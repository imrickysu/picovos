==> flow/design.v <==
`timescale 1ns / 1ps
module kbd_receive(clk, kbd_clk, kbd_data, dataout, kbd_data_a);
    input clk;
    input kbd_clk;
    input kbd_data;
    output [7:0] dataout;
    output kbd_data_a;  
    reg [7:0] debounce_reg;  
    reg kbd_clk_fall;
    always @(posedge clk)
    begin
      debounce_reg[6:0] <= debounce_reg[7:1];
      debounce_reg[7] <= kbd_clk;    
    end
    always @ (posedge clk)
    begin
      if (debounce_reg == 8'b00001111)
         kbd_clk_fall <= 1'b1;
      else
         kbd_clk_fall <= 1'b0;      
    end
    reg kbd_data_i;  
    always @(posedge clk)
    begin
      if (kbd_clk_fall)  
         kbd_data_i <= kbd_data;
      else
         kbd_data_i <= kbd_data_i; 
    end
   parameter idle = 5'b00001;
   parameter start_trig = 5'b00010;
   parameter trig = 5'b00100;
   parameter check_parity = 5'b01000;
   parameter waitone = 5'b10000;
   reg [3:0] counter = 4'b0000;
   reg [7:0] kbd_data_p;  
   reg data_a;  
   (* FSM_ENCODING="ONE-HOT", SAFE_IMPLEMENTATION="NO" *) reg [4:0] state = idle;
   always@(posedge clk)
        case (state)
            idle : begin
               if (kbd_clk_fall)
                  state <= start_trig;
               else
                  state <= idle;
            end
            start_trig : begin
               if (kbd_clk_fall)
                  if (counter == 4'b1000)
                     state <= check_parity;
                  else   
                     state <= trig;
               else
                  state <= start_trig;
            end
            trig : 
                  state <= start_trig;
            check_parity : 
               state <= waitone;
            waitone:
               if (kbd_clk_fall)
                  state <= idle;
         endcase
   always @(posedge clk)
   begin
      if (state == trig)
      begin
         kbd_data_p[6:0] <= kbd_data_p[7:1];
         kbd_data_p[7] <= kbd_data_i;
         counter <= counter + 1;
         data_a <= 1'b0;
      end
      else if (state == check_parity)
      begin 
         data_a <= 1'b1;
         kbd_data_p <= kbd_data_p;
         counter <= 4'b0000;
      end 
      else if (state == start_trig)
      begin
         kbd_data_p <= kbd_data_p;
         counter <= counter;
         data_a <= 1'b0;
      end
      else begin
         kbd_data_p <= kbd_data_p;
         counter <= 4'b0000;
         data_a <= 1'b0;
      end   
   end
   assign dataout = kbd_data_p;
   assign kbd_data_a = data_a;
endmodule
[Step by step through the tools: kbd_receive]
The steps from the RTL of kbd_receive to its reports follow in flow order.
Lines are those of the file above, counted from 1.
Operators carry their Yosys type and port widths (W data, S select, Z words).
A cell with - has no value.
Set-up
  design top: kbd_receive
  clock: clk
  standard-cell library: sky130hd
  timing corner: tt_025C_1v80

[After elaboration]
Counts by Yosys on the flattened word-level netlist (proc, flatten, opt, wreduce; memories kept). Register bits leave out memories and registers merged into their read ports (data or address). Print and check cells are left out. Cells with the same type and inputs are merged into one.
Bit counts
  input bits: 3
  clocked read ports x word width: 0
  latch bits: 0
  output and inout port bits: 9
  bits in writable memories: 0
  memories: 0
  memory bits (read-only): 0
  cells after elaboration: 30
  register bits after elaboration: 28
Cells by class
  equality and inequality tests: 9
  shift-type cells: 0
  magnitude comparators: 0
  divide/modulo/power cells: 0
  $mul: 0
  multiplexer cells: 10
  add/subtract/negate cells: 1
  bitwise operators: 0
  reduce/logical cells: 2
Operators by type and width (count)
  $pmux W5 S5: 1
  $mux W4: 5
  $eq A8 B4 Y1 const B: 1
  $eq A5 B1 Y1 const B: 1
  $eq A5 B2 Y1 const B: 1
  $eq A5 B3 Y1 const B: 1
  $eq A5 B4 Y1 const B: 1
  $eq A5 B5 Y1 const B: 1
  $reduce_bool A5 Y1: 1
  $mux W5: 1
  $add A4 B1 Y4 const B: 1
  $eq A4 B4 Y1 const B: 1
  $ne A3 B3 Y1 const B: 1
  $ne A2 B2 Y1 const B: 1
  $reduce_and A2 Y1: 1
  $mux W2: 1
  $mux W1: 2

[Longest topological paths]
Longest topological path by Yosys (ltp), each cell counted once; first at word level (registers and memories cut), then after technology mapping (sequential cells cut; the memories' decode and read muxes count).
Logic depth
  word-level depth: 4
  ABC_AREA: 0
  gate-level depth with buffers: 4
  mapped depth without buffers: 4

[Synthesis result]
The flow's flattened synthesis, as Yosys stat reports it; memories are mapped. The netlist is that of the ABC_AREA named above (0 if unset); the other value can give another one.
Mapped netlist
  cells in the netlist: 77
  chip area (Yosys): 1047.3 µm²
  flip-flop cells: 28
  buffer cells: 3
  area of sequential cells: 740.7 µm²
Cells by type
  sky130_fd_sc_hd__edfxtp_1: count 18, total area 540.518 µm²
  sky130_fd_sc_hd__dfxtp_1: count 10, total area 200.192 µm²
  sky130_fd_sc_hd__nor2_1: count 11, total area 41.29 µm²
  sky130_fd_sc_hd__ha_1: count 2, total area 25.024 µm²
  sky130_fd_sc_hd__nand3_1: count 4, total area 20.019 µm²
  sky130_fd_sc_hd__xnor2_1: count 2, total area 17.517 µm²
  sky130_fd_sc_hd__a221oi_2: count 1, total area 15.014 µm²
  sky130_fd_sc_hd__inv_1: count 4, total area 15.014 µm²
  sky130_fd_sc_hd__mux2_4: count 1, total area 15.014 µm²
  sky130_fd_sc_hd__o21ai_0: count 3, total area 15.014 µm²
  sky130_fd_sc_hd__and2_1: count 2, total area 12.512 µm²
  sky130_fd_sc_hd__nand4_1: count 2, total area 12.512 µm²
  sky130_fd_sc_hd__nor2b_1: count 2, total area 12.512 µm²
  sky130_fd_sc_hd__nor4_2: count 1, total area 12.512 µm²
  sky130_fd_sc_hd__buf_2: count 2, total area 10.01 µm²
  sky130_fd_sc_hd__nor3_1: count 2, total area 10.01 µm²
  sky130_fd_sc_hd__a31o_1: count 1, total area 8.758 µm²
  sky130_fd_sc_hd__and3b_1: count 1, total area 8.758 µm²
Not listed: further types 8, cells in them 8.

[Worst setup path after synthesis]
Source: OpenSTA report_checks on the synthesized netlist (no wires, ideal clock, input and output delay 20% of the period each), path of least setup slack; recovery checks are left aside. Register names are those of the netlist, which keeps one name where synthesis merged equal registers.
Timing path after synthesis
  path kind: register -> register
  start point: reg state[2]
  end point: reg state[0]
  launch time at the first pin: 0.000 ns
  path slack: 0.585 ns
  setup time: 0.321 ns
  delay of the path: 1.515 ns
  path buffers: 1
  stages on the path: 5
  data required time: 1.779 ns
  clock period: 2.1 ns
  data arrival time: 1.194 ns
  synthesis period reached: 1.515 ns
"delay of the path" is the arrival time less input delay plus setup time.
"stages on the path" counts driving pins, that of a launching flip-flop among them; a cell with two outputs on the path counts twice.
"synthesis period reached" is the clock period less the worst setup slack; recovery checks do not enter. This is arithmetic on one report: input and output delays are still those of the set period (20% each).
The rows between start and end are the longest chain of elaborated cells between them; the timing report does not say that the signal goes this way. Where chains are equally long, one stands for them.
A line is the first line of the expression or statement that the cell stems from. Yosys adds cells for indexed reads and writes and turns some case tables into memories.
A register here has more assigning lines than the two given.
Only ways into the end's enable, where the timed path ends, are counted here.
Between the ends, after synthesis
  cell sequence: sky130_fd_sc_hd__edfxtp_1 sky130_fd_sc_hd__buf_2 sky130_fd_sc_hd__nor4_2 sky130_fd_sc_hd__nand2_1 sky130_fd_sc_hd__nand4_1
  cells in the longest elaborated chain: 3
  elaborated cells on any way between the ends: 8
  those cells by class: eq/ne: 6; reduce/logical: 2
RTL lines, path after synthesis
  start, declared: RTL line 38  | (* FSM_ENCODING="ONE-HOT", SAFE_IMPLEMENTATION="NO" *) reg [4:0] state = idle;
  start, assigned: RTL line 43  | state <= start_trig;
  start, assigned: RTL line 45  | state <= idle;
  $eq A5 B5 Y1: RTL line 40  | case (state)
  $reduce_bool A5 Y1
  $reduce_and A2 Y1
  end, assigned: RTL line 43
  end, assigned: RTL line 45
  end, declared: RTL line 38

[Worst path after layout]
From the final timing report of stored run 1: the path of least setup slack in the routed layout; clock arrival at registers is part of the times.
Timing path after layout
  path kind: register -> register
  start point: reg state[2]
  end point: reg state[0]
  path buffers: 0
  clock period: 2.0 ns
  path slack: 0.27 ns
  data arrival time: 1.75 ns
  setup time: 0.29 ns
  stages on the path: 4
  launch time at the first pin: 0.31 ns
  data required time: 2.02 ns
The rows between start and end are the longest chain of elaborated cells between them; the timing report does not say that the signal goes this way. Where chains are equally long, one stands for them.
A register here has more assigning lines than the two given.
Only ways into the end's enable, where the timed path ends, are counted here.
Between the ends, after layout
  cell sequence: sky130_fd_sc_hd__edfxtp_1 sky130_fd_sc_hd__nor4_2 sky130_fd_sc_hd__nand2_1 sky130_fd_sc_hd__nand4_1
  cells in the longest elaborated chain: 3
  elaborated cells on any way between the ends: 8
  those cells by class: eq/ne: 6; reduce/logical: 2
RTL lines, path after layout
  start, declared: RTL line 38  | (* FSM_ENCODING="ONE-HOT", SAFE_IMPLEMENTATION="NO" *) reg [4:0] state = idle;
  start, assigned: RTL line 43  | state <= start_trig;
  start, assigned: RTL line 45  | state <= idle;
  $eq A5 B5 Y1: RTL line 40  | case (state)
  $reduce_bool A5 Y1
  $reduce_and A2 Y1
  end, assigned: RTL line 43
  end, assigned: RTL line 45
  end, declared: RTL line 38

# Flow runs of kbd_receive

Measured results for kbd_receive: 2 stored runs of the Yosys and OpenROAD flow on sky130hd. The settings differ; the order carries no meaning. The constraints put input and output delay at 20% of the set period each and load the outputs with 0.01 pF.
"reached clock period" means the clock period less the worst setup slack. The figure is calculated, with input and output delays left at 20% of the set period.
"time of the worst setup path" means the part of the period allowed to the worst setup path (the constraints hold back 20% at inputs and 20% at outputs) less its slack; where the path has registers, the arrival times of their clocks count too.
By "total power after layout" is meant OpenSTA's value without simulated activity: inputs other than the clock are taken to toggle once in ten clock periods, and the tool carries that through the logic.

==> stored run 1: settings <==
{ "period_ns": 2.0, "CAP_MARGIN": 20, "CORE_MARGIN": 2, "CORE_UTILIZATION": 40, "SLEW_MARGIN": 20 }
==> stored run 1: results <==
setup slack of the worst path: 0.266 ns
reached clock period: 1.734 ns
standard-cell area of the final layout: 1,203.7 µm²
worst hold slack: 0.355 ns
summed negative setup slack: 0.000 ns
area of the die: 3,043.2 µm²
time of the worst setup path: 1.73 ns
class of the worst setup path: register -> register
synthesized cell area: 1,047.3 µm²
utilization after routing: 48.6%
total power after layout: 0.8476 mW

==> stored run 2: settings <==
{ "period_ns": 2.75, "CORE_UTILIZATION": 59, "PLACE_DENSITY_LB_ADDON": 0.3, "CORE_ASPECT_RATIO": 1.8, "CELL_PAD_IN_SITES_GLOBAL_PLACEMENT": 0, "CELL_PAD_IN_SITES_DETAIL_PLACEMENT": 1, "SLEW_MARGIN": 5, "CAP_MARGIN": 20, "CORE_MARGIN": 2 }
==> stored run 2: results <==
total power after layout: 0.6799 mW
reached clock period: 1.831 ns
time of the worst setup path: 1.28 ns
class of the worst setup path: register -> output
worst hold slack: 0.362 ns
setup slack of the worst path: 0.919 ns
area of the die: 2,142.6 µm²
summed negative setup slack: 0.000 ns
standard-cell area of the final layout: 1,214.9 µm²
utilization after routing: 72.5%
synthesized cell area: 1,047.3 µm²
