==> flow/design.v <==
`timescale 1ns / 1ps
module audio_counter(clk, preload, counter_load, dout);
    input clk;
    input [16:0] preload;
    input counter_load;
    output dout;
    reg [16:0] preload_cnt = 17'b0;
    reg [16:0] cnt = 17'b0;
    reg dout = 1'b0;
    always @(posedge clk)
    begin
      if (counter_load)
         preload_cnt <= preload;
      else
         preload_cnt <= preload_cnt;
    end
    always @(posedge clk)
    begin
      if (cnt > preload_cnt) begin
         cnt <= 17'b0;
         dout <= ~dout;
      end   
      else begin
         cnt <= cnt + 1;  
         dout <= dout;
      end   
    end
endmodule
# Step by step through the tools: audio_counter
# What the tools print for audio_counter, step after step.
# Line numbers count from 1 in the design file above.
# Library cell names are shortened.
# The mark n/a stands for no value.
dict set report setup {
  top_module {audio_counter}
  clk_port {clk}
  lib {sky130hd}
  pvt_corner {tt_025C_1v80}
}

# Word level
# Source: Yosys, flattened and elaborated, memories not mapped. Widths are those after wreduce; folded enables and synchronous resets count as part of the registers. Registers that Yosys merges into a memory's read port (data or address) are not register bits. Print and check cells do not count. Equal cells are merged and count once.
dict set report bits {
  wordCells 6
  register_bits 35
}
dict set report classes {
  bitwise 1
  add_sub_neg 1
  n_cmp 1
}
# cell n
set op_table {}
lappend op_table {{adder 17 x 1 -> 17 bit with constant B} 1}
lappend op_table {{greater-than comparator 17 bit} 1}
lappend op_table {{NOT 1 bit} 1}

# Depth
# Depth = most cells in a row (Yosys ltp): at word level without a register or memory, in the mapped netlist without a sequential cell, where the memories' decode and read muxes count.
dict set report depth {
  ltp_word 1
  ABC_AREA 0
  ltp_mapped 8
}

# Synthesis result
# Source: synth_stat.txt of the flow (Yosys; design flattened, memories mapped). It holds for the ABC_AREA given above (unset counts as 0); a run with the other value may have another netlist.
dict set report mapped {
  synth_area_um2 1740.4
  buf_cells 3
  mapped_cells 158
  flip_flops 35
}
# cell n type_area_um2
set by_type {}
lappend by_type {edfxtp_1 18 540.518}
lappend by_type {dfxtp_1 17 340.326}
lappend by_type {ha_1 18 225.216}
lappend by_type {a21oi_1 23 115.11}
lappend by_type {xor2_1 13 113.859}
lappend by_type {inv_1 21 78.826}
lappend by_type {nand4_1 9 56.304}
lappend by_type {nand2_1 7 26.275}
lappend by_type {and2_1 4 25.024}
lappend by_type {nand3_1 5 25.024}
lappend by_type {nand4_4 1 21.27}
lappend by_type {nor4_4 1 21.27}
lappend by_type {xnor2_1 2 17.517}
lappend by_type {a21o_1 2 15.014}
lappend by_type {a22oi_1 2 15.014}
lappend by_type {o21ai_0 3 15.014}
lappend by_type {clkbuf_8 1 13.763}
lappend by_type {buf_6 1 11.261}
# Not listed: further types 9, cells in them 10.

# Timing after synthesis
# Source: OpenSTA report_checks on the synthesized netlist (no wires, ideal clock, input and output delay 20% of the period each), path of least setup slack; recovery checks are left aside. Register names are those of the netlist, which keeps one name where synthesis merged equal registers.
dict set report synth_timing {
  path_kind {flip-flop to flip-flop}
  start {register preload_cnt[16]}
  end {register dout}
  stages 8
  tclk_ps 1880
  path_buffers 0
  delay_ps 1799
  arrival_ps 1509
  slack_ps 82
  synth_period_reached_ps 1798
}
# "delay_ps" is the arrival time less input delay plus setup time.
# "stages": output pins that drive a net of the path, with the launching flip-flop's if there is one; two outputs of one cell count as two.
# "synth_period_reached_ps" = period - worst setup slack (recovery checks aside). The figure is calculated, with input and output delays left at 20% of the set period.
# The rows between start and end are the longest chain of elaborated cells between them; the timing report does not say that the signal goes this way. Where chains are equally long, one stands for them.
# A line is the first line of the expression or statement that the cell stems from. Yosys adds cells for indexed reads and writes and turns some case tables into memories.
dict set report synth_via {
  path_cell_list {edfxtp_1 > inv_1 > ha_1 > nand4_4 > nor4_4 > a22oi_1 > nand3_2 > and2_2}
  elab_chain_len 1
  cells_between 1
  cone_classes {compare (1)}
}
# element line
set synth_lines {}
lappend synth_lines {{start, declared} 7} ;# reg [16:0] preload_cnt = 17'b0;
lappend synth_lines {{start, assigned} 13} ;# preload_cnt <= preload;
lappend synth_lines {{start, assigned} 15} ;# preload_cnt <= preload_cnt;
lappend synth_lines {{greater-than comparator 17 bit} 19} ;# if (cnt > preload_cnt) begin
lappend synth_lines {{end, assigned} 21} ;# dout <= ~dout;
lappend synth_lines {{end, assigned} 25} ;# dout <= dout;
lappend synth_lines {{end, declared} 6} ;# output dout;

# Path in the finished layout
# Path of least setup slack in the final report of run 2 (OpenROAD, finished layout, wires in). Where an end is a register, its clock arrival counts in the times.
# The path's times are printed in steps of 10 ps; the period is the one set.
dict set report layout_timing {
  path_kind {flip-flop to flip-flop}
  start {register preload_cnt[11]}
  end {register dout}
  arrival_ps 1840
  tclk_ps 1690
  path_buffers 2
  stages 10
  slack_ps -80
}
# The rows between start and end are the longest chain of elaborated cells between them; the timing report does not say that the signal goes this way. Where chains are equally long, one stands for them.
dict set report layout_via {
  path_cell_list {edfxtp_1 > inv_2 > ha_4 > nand4_1 > buf_4 > buf_4 > nor2_2 > a22oi_2 > nand3_2 > and2_4}
  elab_chain_len 1
  cells_between 1
  cone_classes {compare (1)}
}
# element line
set layout_lines {}
lappend layout_lines {{start, declared} 7} ;# reg [16:0] preload_cnt = 17'b0;
lappend layout_lines {{start, assigned} 13} ;# preload_cnt <= preload;
lappend layout_lines {{start, assigned} 15} ;# preload_cnt <= preload_cnt;
lappend layout_lines {{greater-than comparator 17 bit} 19} ;# if (cnt > preload_cnt) begin
lappend layout_lines {{end, assigned} 21} ;# dout <= ~dout;
lappend layout_lines {{end, assigned} 25} ;# dout <= dout;
lappend layout_lines {{end, declared} 6} ;# output dout;

Subject: flow runs of audio_counter

Hi,

Settings and measured results of 2 stored flow runs for module audio_counter (sky130hd), not sorted in any way. The constraints put input and output delay at 20% of the set period each and load the outputs with 0.01 pF.
"timing.achieved_period_ps" is the run's clock period less its worst setup slack. It is reckoned from that one timing run; input and output delays stay at 20% of the period that was set.
"worst_path_allowed_less_slack_ps" is the time allowed to the run's worst setup path (the clock period less input and output delay, where it has them) less its slack. Clock arrival times count: a late capture clock shortens it, a late launch clock lengthens it.
"fin_power_w": no workload was simulated; the value follows from the tool's default switching activity.
"worst_path_allowed_less_slack_ps" is known to 10 ps.

[flow] run 1: files
==> flow/run.sh <==
#!/bin/bash
# the make line also repeats the synthesis and layout settings of config.mk as NAME=value (left out here)
make -C /OpenROAD-flow-scripts/flow DESIGN_CONFIG=/design/flow/config.mk WORK_HOME=/design/flow/orfs CLKGATE_MAP_FILE= finish
==> flow/config.mk <==
export PLATFORM = sky130hd
export DESIGN_NAME = audio_counter
export DESIGN_NICKNAME = audio_counter
export VERILOG_FILES = /design/flow/design.v
export SDC_FILE = /design/flow/constraint.sdc
export NUM_CORES = 4
export LEC_CHECK = 0
export CAP_MARGIN = 20
export CELL_PAD_IN_SITES_DETAIL_PLACEMENT = 1
export CORE_MARGIN = 2
export CORE_UTILIZATION = 64
export GPL_ROUTABILITY_DRIVEN = 1
export GPL_TIMING_DRIVEN = 1
export MAX_ROUTING_LAYER = met5
export PLACE_DENSITY_LB_ADDON = 0.0
export SETUP_SLACK_MARGIN = 0.26
export SLEW_MARGIN = 25
==> flow/constraint.sdc <==
create_clock -name core_clock -period 2.24 [get_ports {clk}]
set_input_delay 0.4480 -clock core_clock [delete_from_list [all_inputs] [get_ports {clk}]]
set_output_delay 0.4480 -clock core_clock [all_outputs]
set_load 0.01 [all_outputs]

[flow] run 1: incomplete, placement halted on DPL-0033

[flow] run 2: files
==> flow/run.sh <==
#!/bin/bash
# the make line also repeats the synthesis and layout settings of config.mk as NAME=value (left out here)
make -C /OpenROAD-flow-scripts/flow DESIGN_CONFIG=/design/flow/config.mk WORK_HOME=/design/flow/orfs CLKGATE_MAP_FILE= finish
==> flow/config.mk <==
export PLATFORM = sky130hd
export DESIGN_NAME = audio_counter
export DESIGN_NICKNAME = audio_counter
export VERILOG_FILES = /design/flow/design.v
export SDC_FILE = /design/flow/constraint.sdc
export NUM_CORES = 4
export LEC_CHECK = 0
export CAP_MARGIN = 20
export CORE_MARGIN = 2
export CORE_UTILIZATION = 51
export CTS_CLUSTER_DIAMETER = 255
export GPL_ROUTABILITY_DRIVEN = 0
export MAX_ROUTING_LAYER = met5
export MIN_ROUTING_LAYER = met1
export PLACE_DENSITY_LB_ADDON = 0.07
export SETUP_SLACK_MARGIN = -0.07
export SLEW_MARGIN = 20
==> flow/constraint.sdc <==
create_clock -name core_clock -period 1.69 [get_ports {clk}]
set_input_delay 0.3380 -clock core_clock [delete_from_list [all_inputs] [get_ports {clk}]]
set_output_delay 0.3380 -clock core_clock [all_outputs]
set_load 0.01 [all_outputs]

[flow] run 2: metrics
[metrics] tns_ps = -658
[metrics] finalCellArea_um2 = 2402.3
[metrics] timing.achieved_period_ps = 1771
[metrics] ws_hold_ps = 465
[metrics] worst_setup_slack_ps = -81
[metrics] utilization_frac = 0.726
[metrics] final_die_area_um2 = 3895.6
[metrics] worst_path_allowed_less_slack_ps = 1770
[metrics] critical_path_kind = flip-flop to flip-flop
[metrics] fin_power_w = 0.002746
[metrics] ys_area_um2 = 1740.4

Regards
